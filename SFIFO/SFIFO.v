==> flow/design.v <==
module SFIFO #(parameter Depth = 512, Width = 8)
(clk,reset,WRData,FIFORdReq,FIFOWrReq,RDData,FIFOFull,FIFOEmpty);
    localparam AddrLines = $clog2(Depth);
    input clk,reset,FIFORdReq,FIFOWrReq;
    input [Width-1:0]WRData;
    output [Width-1:0]RDData;
    output FIFOFull,FIFOEmpty;
    wire RdEn_W,WrEn_W;
    wire[AddrLines-1:0]RdAddr_W,WrAddr_W;
    wire[AddrLines:0]SyncWrAddr_W,SyncRdAddr_W;    
    FIFORdControl #(.AddrLines(AddrLines))RdControl
    (.clk(clk),.reset(reset),.FIFORdReq(FIFORdReq),.SyncWrAddr(SyncWrAddr_W),.RdEn(RdEn_W),
    .FIFOEmpty(FIFOEmpty),.RdAddr(RdAddr_W),.SyncRdAddr(SyncRdAddr_W));
    FIFOWrControl #(.AddrLines(AddrLines))WrControl
    (.clk(clk),.reset(reset),.FIFOWrReq(FIFOWrReq),.SyncRdAddr(SyncRdAddr_W),.WrEn(WrEn_W),
    .WrAddr(WrAddr_W),.SyncWrAddr(SyncWrAddr_W),.FIFOFull(FIFOFull));
    SSRAM #(.Depth(Depth),.Width(Width))SSRAM
    (.clk(clk),.WrData(WRData),.WrEn(WrEn_W),.WrAddr(WrAddr_W),.RdData(RDData),
    .RdEn(RdEn_W),.RdAddr(RdAddr_W));
endmodule
module FIFORdControl#(parameter AddrLines = 8)
(clk,reset,FIFORdReq,SyncWrAddr,RdEn,FIFOEmpty,RdAddr,SyncRdAddr);
    input clk,reset,FIFORdReq;
    input [AddrLines:0]SyncWrAddr;
    output RdEn,FIFOEmpty;
    output [AddrLines-1:0]RdAddr;
    output reg [AddrLines:0] SyncRdAddr;
    assign FIFOEmpty = (SyncWrAddr == SyncRdAddr);
    assign RdEn = (FIFORdReq && (!FIFOEmpty));
    always@(posedge clk or posedge reset)
    begin
        if(reset)
            SyncRdAddr <= 0;
        else if (FIFORdReq && (!FIFOEmpty))
            SyncRdAddr <= SyncRdAddr + 1;         
    end
    assign RdAddr = SyncRdAddr[AddrLines-1:0];
endmodule
module FIFOWrControl #(parameter AddrLines = 8)
(clk,reset,FIFOWrReq,SyncRdAddr,WrEn,WrAddr,SyncWrAddr,FIFOFull);
    input clk,reset,FIFOWrReq;
    input[AddrLines:0]SyncRdAddr;
    output WrEn;
    output [AddrLines-1:0]WrAddr;
    output reg [AddrLines:0]SyncWrAddr;
    output FIFOFull;    
    assign FIFOFull = (SyncWrAddr == {~SyncRdAddr[AddrLines],SyncRdAddr[AddrLines-1:0]});
    assign WrEn = (FIFOWrReq&&(!FIFOFull));
    always@(posedge clk or posedge reset)
    begin
        if(reset)
            SyncWrAddr<=0;
        else if(FIFOWrReq&&(!FIFOFull))
            SyncWrAddr <= SyncWrAddr+1; 
    end
   assign WrAddr = SyncWrAddr[AddrLines-1:0];
endmodule
module SSRAM #(parameter Depth = 512, Width = 8)
(clk,WrData,WrEn,WrAddr,RdData,RdEn,RdAddr);
    localparam AddrLines = $clog2(Depth);
    input clk,WrEn,RdEn;
    input [Width-1:0]WrData;
    input [AddrLines-1:0] WrAddr,RdAddr;
    output reg [Width-1:0]RdData;
    reg [Width-1:0]MEM[0:Depth-1];
    always@(posedge clk)
    begin
        if(WrEn)
            MEM[WrAddr] <= WrData;
    end
    always@(posedge clk)
    begin
        if(RdEn)
            RdData <= MEM[RdAddr];
    end
endmodule
==> Step by step through the tools: SFIFO <==
Tool output for the design above, in the order of the flow.
Lines are those of the file above, counted from 1.
Cell names lack the library's common part.
{ "design": {"top_module": "SFIFO", "clock": "clk", "cell_library": "sky130hd", "lib_corner": "tt_025C_1v80"} }

==> Elaborated design <==
Yosys after proc, flatten, opt, wreduce and memory -nomap, before mapping. Enables and synchronous resets that opt folds into registers are not counted as muxes. Memory bits, and registers merged into a memory's read port (data or address), are not among the register bits. Print and check cells are not counted. Equal cells are merged and count once.
Yosys's memory passes give these memory sizes; they may raise the number of words (mostly to a power of two), join words into wider ones and drop unused or constant bits.
{ "word_totals": {"reg_bits": 20, "mem_bits_rw": 4096, "clocked_rd_ports_x_width": 8, "mem_count": 1, "word_cells": 15} }
{ "op_classes": {"add_sub_neg": 2, "eq_ne": 2, "muxes": 3, "logic": 1, "reduce_logical": 4} }
{ "memory_table": {"columns": ["name", "size", "width", "rd", "wr", "line", "source"], "rows": [
  ["SSRAM.MEM", 512, 8, 1, 1, 65, "reg [Width-1:0]MEM[0:Depth-1];"]
]} }
{ "ops": {"columns": ["cell", "n"], "rows": [
  ["adder 10 x 1 -> 10 bit with constant B", 2],
  ["== test 10 bit", 2],
  ["2-to-1 mux 9 bit", 1],
  ["2-to-1 mux 8 bit", 1],
  ["logical AND 1 bit", 2],
  ["logical NOT 1 bit", 2],
  ["NOT 1 bit", 1],
  ["2-to-1 mux 1 bit", 1]
]} }

==> Depth <==
Yosys ltp: most cells in a row. Word level: on the elaborated netlist, between registers, memories and ports. Mapped: between sequential cells and ports; inverters and the memories' decode and read muxes count.
{ "depth": {"depth_word": 5, "ABC_AREA": 0, "ltp_mapped": 13} }

==> Netlist <==
Yosys stat after the flow's synthesis: flattened, memories mapped to cells. It holds for the ABC_AREA given above (unset counts as 0); a run with the other value may have another netlist.
{ "by_type": {"columns": ["cell_type", "n", "type_area_um2"], "rows": [
  ["edfxtp_1", 4104, 1.23E+05],
  ["mux4_2", 905, 2.04E+04],
  ["mux2i_1", 346, 3.46E+03],
  ["nor2_1", 577, 2.17E+03],
  ["buf_2", 157, 785.754],
  ["a22oi_1", 103, 773.242],
  ["nand2_1", 199, 746.966],
  ["clkbuf_1", 179, 671.894],
  ["a221oi_1", 70, 613.088],
  ["a21oi_1", 120, 600.576],
  ["buf_6", 50, 563.04],
  ["dfrtp_1", 20, 500.48],
  ["o221ai_1", 57, 499.229],
  ["o21ai_0", 91, 455.437],
  ["buf_4", 58, 435.418],
  ["mux4_1", 16, 420.403],
  ["o22ai_1", 54, 337.824],
  ["nand3_1", 53, 265.254]
]} }
Other cell types: 70; their cells: 426.
{ "synth_totals": {"stdcells": 7585, "area_um2": 160287.5, "seq_area_um2": 123738.7, "ffs": 4124, "buf_cells": 480} }
By module: a second synthesis without flattening, with its own total; a netlist apart from the flattened one above.
{ "hier_totals": {"hier_cells": 8157, "area_unflattened_um2": 161322.2} }
Each row is one instance without its submodules.
{ "by_module": {"columns": ["mod", "n_inst", "cells", "area_um2", "seq_area_um2"], "rows": [
  ["SSRAM", 1, 8030, 160007.2, 123238.2],
  ["FIFOWrControl #(AddrLines=9)", 1, 63, 658.1, 250.2],
  ["FIFORdControl #(AddrLines=9)", 1, 64, 656.9, 250.2],
  ["SFIFO", 1, 0, 0.0, 0.0]
]} }

==> Timing after synthesis <==
OpenSTA on the mapped netlist: ideal clock, no wires. The path of least setup slack (recovery checks aside). Input and output delay are each 20% of the period. Register names are those of the netlist, which keeps one name where synthesis merged equal registers.
{ "synth_timing": {"path_kind": "flip-flop to flip-flop", "start": "register RdControl.SyncRdAddr[0]", "end": "memory SSRAM.MEM[463][0]", "period_ns": 3.37, "t_first_pin_ns": 0.000, "t_arrival_ns": 2.421, "path_slack_ns": 0.579, "delay_ns": 2.791, "driving_pins": 10, "synth_period_reached_ns": 2.791} }
"delay_ns" is the arrival time less input delay plus setup time.
"driving_pins": output pins that drive a net of the path, with the launching flip-flop's if there is one; two outputs of one cell count as two.
"synth_period_reached_ns" = period - worst setup slack (recovery checks aside). The figure is calculated, with input and output delays left at 20% of the set period.
Between the ends stands the longest chain of elaborated cells between them, by number of cells; it is not shown to be the way that was timed. Of several equally long chains one is given.
Each line given opens the expression or statement behind the cell; cells for indexed reads and writes are added by Yosys, which also makes memories of some case tables.
Only ways into the end's enable, where the timed path ends, are counted here.
{ "synth_between": {"cell_sequence": "dfrtp_1 -> buf_6 -> xor2_1 -> nor4_1 -> a41oi_1 -> and2_0 -> clkbuf_1 -> nand3_1 -> buf_2 -> nor2_1", "elab_chain_cells": 4, "cells_between": 5, "classes_between": "eq/ne: 1; mux: 2; reduce/logical: 2"} }
{ "synth_lines": {"columns": ["item", "line", "source"], "rows": [
  ["start, declared", 27, "output reg [AddrLines:0] SyncRdAddr;"],
  ["start, assigned", 33, "SyncRdAddr <= 0;"],
  ["start, assigned", 35, "SyncRdAddr <= SyncRdAddr + 1;"],
  ["== test 10 bit", 47, "assign FIFOFull = (SyncWrAddr == {~SyncRdAddr[AddrLines],SyncRdAddr[AddrLines-1:0]});"],
  ["logical NOT 1 bit", 48, "assign WrEn = (FIFOWrReq&&(!FIFOFull));"],
  ["logical AND 1 bit", 48, null],
  ["2-to-1 mux 9 bit", 68, "if(WrEn)"],
  ["end, declared", 65, "reg [Width-1:0]MEM[0:Depth-1];"]
]} }

==> Path in the finished layout <==
From the final timing report of run 1: the path of least setup slack in the routed layout; clock arrival at registers is part of the times.
{ "layout_timing": {"path_kind": "flip-flop to flip-flop", "start": "register RdControl.SyncRdAddr[0]", "end": "register SSRAM.RdData[0]", "period_ns": 2.78, "t_first_pin_ns": 0.99, "t_arrival_ns": 4.27, "path_slack_ns": -0.73, "driving_pins": 12} }
Between the ends stands the longest chain of elaborated cells between them, by number of cells; it is not shown to be the way that was timed. Of several equally long chains one is given.
{ "layout_between": {"cell_sequence": "dfrtp_4 -> buf_12 -> buf_8 -> buf_12 -> buf_12 -> buf_16 -> buf_12 -> mux4_2 -> mux4_2 -> a2111oi_4 -> a22o_4 -> a32oi_1", "elab_chain_cells": 3, "cells_between": 3, "classes_between": "eq/ne: 1; reduce/logical: 2"} }
{ "layout_lines": {"columns": ["item", "line", "source"], "rows": [
  ["start, declared", 27, "output reg [AddrLines:0] SyncRdAddr;"],
  ["start, assigned", 33, "SyncRdAddr <= 0;"],
  ["start, assigned", 35, "SyncRdAddr <= SyncRdAddr + 1;"],
  ["== test 10 bit", 28, "assign FIFOEmpty = (SyncWrAddr == SyncRdAddr);"],
  ["logical NOT 1 bit", 29, "assign RdEn = (FIFORdReq && (!FIFOEmpty));"],
  ["logical AND 1 bit", 29, null],
  ["end, declared", 64, "output reg [Width-1:0]RdData;"]
]} }

Module SFIFO, platform sky130hd: 2 stored runs of the flow (Yosys, OpenROAD) with differing settings, in no particular order. Input and output delays are each 20% of the period that was set; the output load is 0.01 pF.
"achieved clock period (ns)": clock period set for the run, less the worst setup slack. It is reckoned from that one timing run; input and output delays stay at 20% of the period that was set.
"worst setup path time (ns)": the worst setup path's part of the clock period (all of it between registers, 20% less for each end at a port) less its slack. A launch clock that arrives late makes it longer, a capture clock that arrives late makes it shorter.
"finish__power__total" rests on the timing tool's default activity at the inputs, not on a simulated workload.

settings of run 1
{
  "period_ns": 2.78,
  "CORE_UTILIZATION": 43,
  "CAP_MARGIN": 20,
  "CORE_MARGIN": 2,
  "SLEW_MARGIN": 20
}
report of run 1
yosys chip area after synthesis (um^2): 160287.5
finish__design__die__area: 377659.0
finish__design__instance__area__stdcell: 198580.0
finish__design__instance__utilization: 0.5343
finish__timing__setup__ws: -0.733
finish__timing__setup__tns: -1484.130
finish__timing__hold__ws: 0.095
finish__power__total: 1.988e-01
achieved clock period (ns): 3.513
worst setup path time (ns): 3.51
worst setup path kind: flip-flop to flip-flop

settings of run 2
{
  "period_ns": 3.32,
  "CORE_UTILIZATION": 30,
  "PLACE_DENSITY_LB_ADDON": 0.1,
  "TNS_END_PERCENT": 45,
  "ABC_AREA": 0,
  "GPL_TIMING_DRIVEN": 1,
  "GPL_ROUTABILITY_DRIVEN": 1,
  "CAP_MARGIN": 40,
  "SLEW_MARGIN": 5,
  "MAX_ROUTING_LAYER": "met4",
  "CORE_MARGIN": 2
}
report of run 2
yosys chip area after synthesis (um^2): 160287.5
finish__design__die__area: 540152.0
finish__design__instance__area__stdcell: 201163.0
finish__design__instance__utilization: 0.3778
finish__timing__setup__ws: -0.208
finish__timing__setup__tns: -1.441
finish__timing__hold__ws: 0.098
finish__power__total: 1.731e-01
achieved clock period (ns): 3.528
worst setup path time (ns): 3.53
worst setup path kind: flip-flop to flip-flop
