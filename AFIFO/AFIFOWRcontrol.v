==> flow/design.v <==
module AFIFOWRControl #(parameter AddrLines = 3)(WRclk,reset,WRreq,GrayRDaddr,WRaddr,WRen,GrayWRaddr,FIFOfull);
	input WRclk,reset,WRreq;
	input[AddrLines:0]GrayRDaddr;
	output WRen,FIFOfull;
	output[AddrLines-1:0]WRaddr;
	output reg[AddrLines:0]GrayWRaddr;
	reg[AddrLines:0] GrayRDsync1,GrayRDsync2;			 
	reg[AddrLines:0]	BinWRaddr;								 
	wire[AddrLines:0] BinWRaddr_Next,GrayWRaddr_Next;	 
	always@(posedge WRclk or posedge reset)		 
	begin
		if(reset)
		begin
			GrayRDsync1 <= 0;
			GrayRDsync2 <= 0;
		end
		else
		begin
			GrayRDsync1 <= GrayRDaddr;
			GrayRDsync2 <= GrayRDsync1;
		end
	end
	assign FIFOfull = (GrayWRaddr == ({~GrayRDsync2[AddrLines],~GrayRDsync2[AddrLines-1],GrayRDsync2[AddrLines-2:0]}));	 
	assign WRen = WRreq&(!FIFOfull);			 
	assign BinWRaddr_Next = (WRreq&(!FIFOfull)) ? BinWRaddr+1 : BinWRaddr;		 
	assign GrayWRaddr_Next = BinWRaddr_Next ^ (BinWRaddr_Next>>1);  
	assign WRaddr = BinWRaddr[AddrLines-1:0];		 
	always@(posedge WRclk or posedge reset)
	begin
		if(reset)
		begin
			GrayWRaddr <= 0;
			BinWRaddr <= 0;
		end
		else
		begin
			GrayWRaddr <= GrayWRaddr_Next;
			BinWRaddr <= BinWRaddr_Next;
		end
	end
endmodule
* Step by step through the tools: AFIFOWRControl
The steps from the RTL of AFIFOWRControl to its reports follow in flow order. Lines are those of the file above, counted from 1. Cell names lack the library's common part. A cell with n/a has no value.
Inputs: design top AFIFOWRControl, clock port WRclk, standard-cell library sky130hd, corner tt_025C_1v80

* Word-level counts
Yosys after proc, flatten, opt, wreduce and memory -nomap, before mapping. Enables and synchronous resets that opt folds into registers are not counted as muxes. Memory bits, and registers merged into a memory's read port (data or address), are not among the register bits. Print and check cells are not counted. Equal cells are merged and count once.
Bit counts: bits in registers 16, bits of input ports 7
Cells by class: add/subtract/negate cells 1, equal/unequal tests 1, mux-type cells 1, bitwise gates (word level) 4, reduce/logical cells 1
Operator list (count):
- 4-bit by 1-bit adder with 4-bit output with constant B | 1
- 4-bit by 3-bit bitwise XOR with 4-bit output | 1
- 4-bit equality test | 1
- 4-bit two-way mux | 1
- 1-bit inverter | 2
- 1-bit AND | 1
- 1-bit logical NOT | 1

* Logic depth
Yosys ltp: most cells in a row. Word level: on the elaborated netlist, between registers, memories and ports. Mapped: between sequential cells and ports; inverters and the memories' decode and read muxes count.
Depth: word-level depth 6, ABC_AREA 1, depth in mapped cells 11

* Mapped cells and area
Yosys stat after the flow's synthesis: flattened, memories mapped to cells. It holds for the ABC_AREA given above (unset counts as 0); a run with the other value may have another netlist.
Synthesis totals: cell count 90, mapped area 0.0007069 mm^2, sequential area 0.0003754 mm^2, flip-flops 15
Cells by type (count):
- dfrtp_1 | 15
- nand2_1 | 39
- inv_1 | 15
- nand3_1 | 8
- nand2_2 | 3
- xor2_1 | 2
- ha_1 | 1
- buf_6 | 1
- nand3b_1 | 1
- nor2_1 | 2
- nor2_2 | 1
- clkbuf_1 | 1
- inv_2 | 1

* Timing after synthesis
Path of least setup slack by OpenSTA after synthesis, without wires, with an ideal clock, recovery checks aside; 20% of the period is set as input and as output delay. Where synthesis merged equal registers, the netlist keeps one of their names.
Timing path post-synthesis: kind reg-to-output, from register GrayWRaddr[3], to output port FIFOfull, period 2150 ps, external output delay 430 ps, time at the first pin 0 ps, arrival time 970 ps, data required time 1720 ps, setup slack 750 ps, path delay 970 ps, stages on the path 8, period reached after synthesis 1400 ps
"path delay" = arrival - input delay + setup time. At an output port there is no setup time. "stages on the path": output pins that drive a net of the path, with the launching flip-flop's if there is one; two outputs of one cell count as two. "period reached after synthesis" = period - worst setup slack (recovery checks aside). The figure is calculated, with input and output delays left at 20% of the set period. The rows between start and end are the longest chain of elaborated cells between them; the timing report does not say that the signal goes this way. Where chains are equally long, one stands for them. A line is the first line of the expression or statement that the cell stems from. Yosys adds cells for indexed reads and writes and turns some case tables into memories.
Between the ends, post-synthesis: cells stage by stage dfrtp_1 -> inv_2 -> nand2_1 -> nand2_1 -> nor2_2 -> nand2_2 -> buf_6 -> inv_1, length of the longest elaborated chain 1
Ends and longest elaborated chain, post-synthesis:
- from (decl) | RTL line 6 | output reg[AddrLines:0]GrayWRaddr;
- from (assign) | RTL line 32 | GrayWRaddr <= 0;
- from (assign) | RTL line 37 | GrayWRaddr <= GrayWRaddr_Next;
- 4-bit equality test | RTL line 23 | assign FIFOfull = (GrayWRaddr == ({~GrayRDsync2[AddrLines],~GrayRDsync2[AddrLines-1],GrayRDsync2[AddrLines-2:0 ...
- to (decl) | RTL line 4 | output WRen,FIFOfull;

* Path in the finished layout
Path of least setup slack in the final report of run 1 (OpenROAD, finished layout, wires in). Where an end is a register, its clock arrival counts in the times. The path's times are printed in steps of 10 ps; the period is the one set.
Timing path after layout: kind reg-to-output, from register GrayWRaddr[0], to output port WRen, period 1400 ps, external output delay 280 ps, time at the first pin 280 ps, arrival time 1240 ps, data required time 1120 ps, setup slack -120 ps, stages on the path 9
The rows between start and end are the longest chain of elaborated cells between them; the timing report does not say that the signal goes this way. Where chains are equally long, one stands for them.
Between the ends, after layout: cells stage by stage dfrtp_1 -> inv_1 -> nand2_1 -> nand2_1 -> nor2_2 -> nand2_2 -> nand2_2 -> inv_2 -> buf_6, length of the longest elaborated chain 3
Ends and longest elaborated chain, after layout:
- from (decl) | RTL line 6 | output reg[AddrLines:0]GrayWRaddr;
- from (assign) | RTL line 32 | GrayWRaddr <= 0;
- from (assign) | RTL line 37 | GrayWRaddr <= GrayWRaddr_Next;
- 4-bit equality test | RTL line 23 | assign FIFOfull = (GrayWRaddr == ({~GrayRDsync2[AddrLines],~GrayRDsync2[AddrLines-1],GrayRDsync2[AddrLines-2:0 ...
- 1-bit logical NOT | RTL line 24 | assign WRen = WRreq&(!FIFOfull);
- 1-bit AND | RTL line 24
- to (decl) | RTL line 4 | output WRen,FIFOfull;

Module AFIFOWRControl, platform sky130hd: 2 stored runs of the flow (Yosys, OpenROAD) with differing settings, in no particular order. Input and output delays are each 20% of the period that was set; the output load is 0.01 pF.
"period reached" means the clock period less the worst setup slack. The figure is calculated, with input and output delays left at 20% of the set period.
"critical setup path time" means the part of the period allowed to the worst setup path (the constraints hold back 20% at inputs and 20% at outputs) less its slack; where the path has registers, the arrival times of their clocks count too.
"critical setup path time" is known to 10 ps.

* Run 1 | settings: period_ns 1.4; CORE_UTILIZATION 50; CORE_MARGIN 8; ABC_AREA 1; GPL_TIMING_DRIVEN 1; GPL_ROUTABILITY_DRIVEN 1; CAP_MARGIN 20; SLEW_MARGIN 20 | results: utilization of the finished layout 0.744; die outline area 0.002873 mm^2; smallest setup slack -122 ps; period reached 1522 ps; final setup TNS -185 ps; area of the standard cells in the finished layout 0.0009797 mm^2; critical setup path time 1240 ps; critical path type reg-to-output; synthesis area 0.0007069 mm^2
* Run 2 | settings: period_ns 1.12; CORE_UTILIZATION 26; SETUP_SLACK_MARGIN 0.12; PLACE_DENSITY_LB_ADDON 0.07; CELL_PAD_IN_SITES_GLOBAL_PLACEMENT 1; TNS_END_PERCENT 65; ABC_AREA 1; GPL_ROUTABILITY_DRIVEN 0; CAP_MARGIN 40; MIN_ROUTING_LAYER met2; MAX_ROUTING_LAYER met5; CORE_MARGIN 2; SLEW_MARGIN 20 | results: utilization of the finished layout 0.444; die outline area 0.0031523 mm^2; smallest setup slack -432 ps; period reached 1552 ps; final setup TNS -3136 ps; area of the standard cells in the finished layout 0.0011211 mm^2; critical setup path time 1330 ps; critical path type reg-to-output; synthesis area 0.0007069 mm^2
