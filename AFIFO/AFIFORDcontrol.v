==> flow/design.v <==
module AFIFORDControl #(parameter AddrLines = 3)(RDclk,reset,RDreq,GrayWRaddr,RDen,RDaddr,GrayRDaddr,FIFOempty);
	input RDclk,reset,RDreq;
	input[AddrLines:0]GrayWRaddr;
	output RDen,FIFOempty;
	output[AddrLines-1:0]RDaddr;
	output reg[AddrLines:0]GrayRDaddr;
	reg [AddrLines:0]GrayWRsync1,GrayWRsync2;
	reg [AddrLines:0]BinRDaddr;
	wire [AddrLines:0]BinRDaddr_next,GrayRDaddr_next;
	always@(posedge RDclk or posedge reset)		 
	begin
		if(reset)
		begin
			GrayWRsync1<=0;
			GrayWRsync2<=0;
		end
		else
		begin
			GrayWRsync1<=GrayWRaddr;
			GrayWRsync2<=GrayWRsync1;
		end
	end
	assign FIFOempty = (GrayWRsync2==GrayRDaddr);
	assign RDen = (RDreq&(!FIFOempty));
	assign BinRDaddr_next = (RDreq&(!FIFOempty)) ? BinRDaddr+1 : BinRDaddr; 
	assign GrayRDaddr_next = BinRDaddr_next ^ (BinRDaddr_next>>1);
	assign RDaddr = BinRDaddr[AddrLines-1:0];
	always@(posedge RDclk or posedge reset)
	begin
		if(reset)
		begin
			BinRDaddr<=0;
			GrayRDaddr<=0;
		end
		else
		begin
			BinRDaddr<=BinRDaddr_next;
			GrayRDaddr<=GrayRDaddr_next;
		end
	end
endmodule
## Step by step through the tools: AFIFORDControl

What the tools print for AFIFORDControl, step after step.
Line numbers count from 1 in the design file above.
A cell with n/a has no value.

| design | value |
|---|---|
| design top | AFIFORDControl |
| clock port | RDclk |
| library | sky130hd |
| corner | tt_025C_1v80 |

## Word-level counts

Source: Yosys, flattened and elaborated, memories not mapped. Widths are those after wreduce; folded enables and synchronous resets count as part of the registers. Registers that Yosys merges into a memory's read port (data or address) are not register bits. Print and check cells do not count. Equal cells are merged and count once.

| word-level totals | value |
|---|---|
| bits in registers | 16 |
| input bits | 7 |
| output and inout port bits | 9 |
| word-level cells | 10 |

| operators by class | value |
|---|---|
| add/subtract/negate cells | 1 |
| equality and inequality tests | 1 |
| mux-type cells | 1 |
| bitwise logic cells | 2 |
| reductions and logical operators | 1 |

Operators with widths:

| cell | number |
|---|---|
| adder 4 x 1 -> 4 bit (second input constant) | 1 |
| XOR 4 x 3 -> 4 bit | 1 |
| == test 4 bit | 1 |
| 2-to-1 mux 4 bit | 1 |
| bitwise AND 1 bit | 1 |
| zero test 1 bit | 1 |

## Logic depth

Longest topological path by Yosys (ltp), each cell counted once; first at word level (registers and memories cut), then after technology mapping (sequential cells cut; the memories' decode and read muxes count).

| logic depth | value |
|---|---|
| depth in word-level cells | 5 |
| ABC_AREA | 0 |
| mapped depth | 5 |
| gate-level depth less buffers | 5 |

## Synthesis result

Source: synth_stat.txt of the flow (Yosys; design flattened, memories mapped). It holds for the ABC_AREA given above (unset counts as 0); a run with the other value may have another netlist.
The area totals of this step are shown rounded.

| mapped netlist | value |
|---|---|
| standard cells after synthesis | 44 |
| cell area after synthesis | 609 sq um |
| sequential area | 375 sq um |
| mapped flip-flops | 15 |
| buffer cells | 0 |

Cells by type:

| cell type | number | total area (sq um) |
|---|---|---|
| sky130_fd_sc_hd__dfrtp_1 | 15 | 375.36 |
| sky130_fd_sc_hd__xor2_1 | 7 | 61.309 |
| sky130_fd_sc_hd__xnor2_1 | 4 | 35.034 |
| sky130_fd_sc_hd__o41ai_4 | 1 | 27.526 |
| sky130_fd_sc_hd__mux2i_1 | 2 | 20.019 |
| sky130_fd_sc_hd__ha_1 | 1 | 12.512 |
| sky130_fd_sc_hd__inv_1 | 3 | 11.261 |
| sky130_fd_sc_hd__mux2_2 | 1 | 11.261 |
| sky130_fd_sc_hd__nand2_1 | 3 | 11.261 |
| sky130_fd_sc_hd__o41a_1 | 1 | 11.261 |
| sky130_fd_sc_hd__and2_1 | 1 | 6.256 |
| sky130_fd_sc_hd__nor4_1 | 1 | 6.256 |
| sky130_fd_sc_hd__o22ai_1 | 1 | 6.256 |
| sky130_fd_sc_hd__nand3_1 | 1 | 5.005 |
| sky130_fd_sc_hd__o21ai_0 | 1 | 5.005 |
| sky130_fd_sc_hd__nor2_1 | 1 | 3.754 |

## Worst setup path after synthesis

Source: OpenSTA report_checks on the synthesized netlist (no wires, ideal clock, input and output delay 20% of the period each), path of least setup slack; recovery checks are left aside. Register names are those of the netlist, which keeps one name where synthesis merged equal registers.

| timing after synthesis | value |
|---|---|
| kind | reg-to-output |
| from | register GrayRDaddr[1] |
| to | output RDen |
| clock period | 2.18 ns |
| output delay | 0.436 ns |
| launch time at the first pin | 0.000 ns |
| arrival | 1.315 ns |
| path slack | 0.429 ns |
| path delay | 1.315 ns |
| driving pins on the path | 4 |
| synthesis period reached | 1.751 ns |

"path delay" is the arrival time less input delay plus setup time.
A path that ends at an output port has no setup time.
"driving pins on the path" counts driving pins, that of a launching flip-flop among them; a cell with two outputs on the path counts twice.
"synthesis period reached" is the clock period less the worst setup slack; recovery checks do not enter. This is arithmetic on one report: input and output delays are still those of the set period (20% each).
The rows between start and end are the longest chain of elaborated cells between them; the timing report does not say that the signal goes this way. Where chains are equally long, one stands for them.
A line is the first line of the expression or statement that the cell stems from. Yosys adds cells for indexed reads and writes and turns some case tables into memories.

| on the way, after synthesis | value |
|---|---|
| cell sequence | sky130_fd_sc_hd__dfrtp_1 sky130_fd_sc_hd__xor2_1 sky130_fd_sc_hd__o41ai_4 sky130_fd_sc_hd__inv_1 |
| length of the longest elaborated chain | 3 |
| elaborated cells on any way between the ends | 3 |

Ends and longest elaborated chain, after synthesis:

| element | line | RTL |
|---|---|---|
| start: declaration | 6 | `output reg[AddrLines:0]GrayRDaddr;` |
| start: assignment | 33 | `GrayRDaddr<=0;` |
| start: assignment | 38 | `GrayRDaddr<=GrayRDaddr_next;` |
| == test 4 bit | 23 | `assign FIFOempty = (GrayWRsync2==GrayRDaddr);` |
| zero test 1 bit | 24 | `assign RDen = (RDreq&(!FIFOempty));` |
| bitwise AND 1 bit | 24 |  |
| end: declaration | 4 | `output RDen,FIFOempty;` |

## Timing after layout

From the final timing report of run 1: the path of least setup slack in the routed layout; clock arrival at registers is part of the times.

| timing after layout | value |
|---|---|
| kind | reg-to-output |
| from | register GrayRDaddr[3] |
| to | output RDen |
| clock period | 3.06 ns |
| output delay | 0.61 ns |
| launch time at the first pin | 0.28 ns |
| arrival | 2.09 ns |
| path slack | 0.36 ns |
| driving pins on the path | 5 |

The rows between start and end are the longest chain of elaborated cells between them; the timing report does not say that the signal goes this way. Where chains are equally long, one stands for them.

| on the way, after layout | value |
|---|---|
| cell sequence | sky130_fd_sc_hd__dfrtp_1 sky130_fd_sc_hd__xor2_1 sky130_fd_sc_hd__o41ai_4 sky130_fd_sc_hd__inv_1 sky130_fd_sc_hd__clkdlybuf4s50_1 |
| length of the longest elaborated chain | 3 |
| elaborated cells on any way between the ends | 3 |

Ends and longest elaborated chain, after layout:

| element | line | RTL |
|---|---|---|
| start: declaration | 6 | `output reg[AddrLines:0]GrayRDaddr;` |
| start: assignment | 33 | `GrayRDaddr<=0;` |
| start: assignment | 38 | `GrayRDaddr<=GrayRDaddr_next;` |
| == test 4 bit | 23 | `assign FIFOempty = (GrayWRsync2==GrayRDaddr);` |
| zero test 1 bit | 24 | `assign RDen = (RDreq&(!FIFOempty));` |
| bitwise AND 1 bit | 24 |  |
| end: declaration | 4 | `output RDen,FIFOempty;` |

Settings and measured results of 2 stored flow runs for module AFIFORDControl (sky130hd), not sorted in any way. The constraints put input and output delay at 20% of the set period each and load the outputs with 0.01 pF.
By "power consumption" is meant OpenSTA's value without simulated activity: inputs other than the clock are taken to toggle once in ten clock periods, and the tool carries that through the logic.
The measured numbers are rounded.
A setting shown as n/a is not set for that run.

| stored run | period_ns | CORE_UTILIZATION | PLACE_DENSITY_LB_ADDON | CELL_PAD_IN_SITES_DETAIL_PLACEMENT | GPL_ROUTABILITY_DRIVEN | CAP_MARGIN | SLEW_MARGIN | CORE_MARGIN | SETUP_SLACK_MARGIN | power consumption (W) | post-layout utilization (%) | area inside the die boundary (sq um) | smallest setup slack (ns) | synthesized cell area (sq um) | final worst hold slack (ns) |
|---|---|---|---|---|---|---|---|---|---|---|---|---|---|---|---|
| run 1 | 3.06 | 22 | 0.28 | 0 | 0 | 15 | 40 | 2 | n/a | 0.000802 | 30.7 | 3,210 | 0.358 | 609 | 0.359 |
| run 2 | 1.97 | 40 | n/a | n/a | n/a | 20 | 20 | 2 | 0.34 | 0.00137 | 60.7 | 1,850 | 0.071 | 609 | 0.356 |
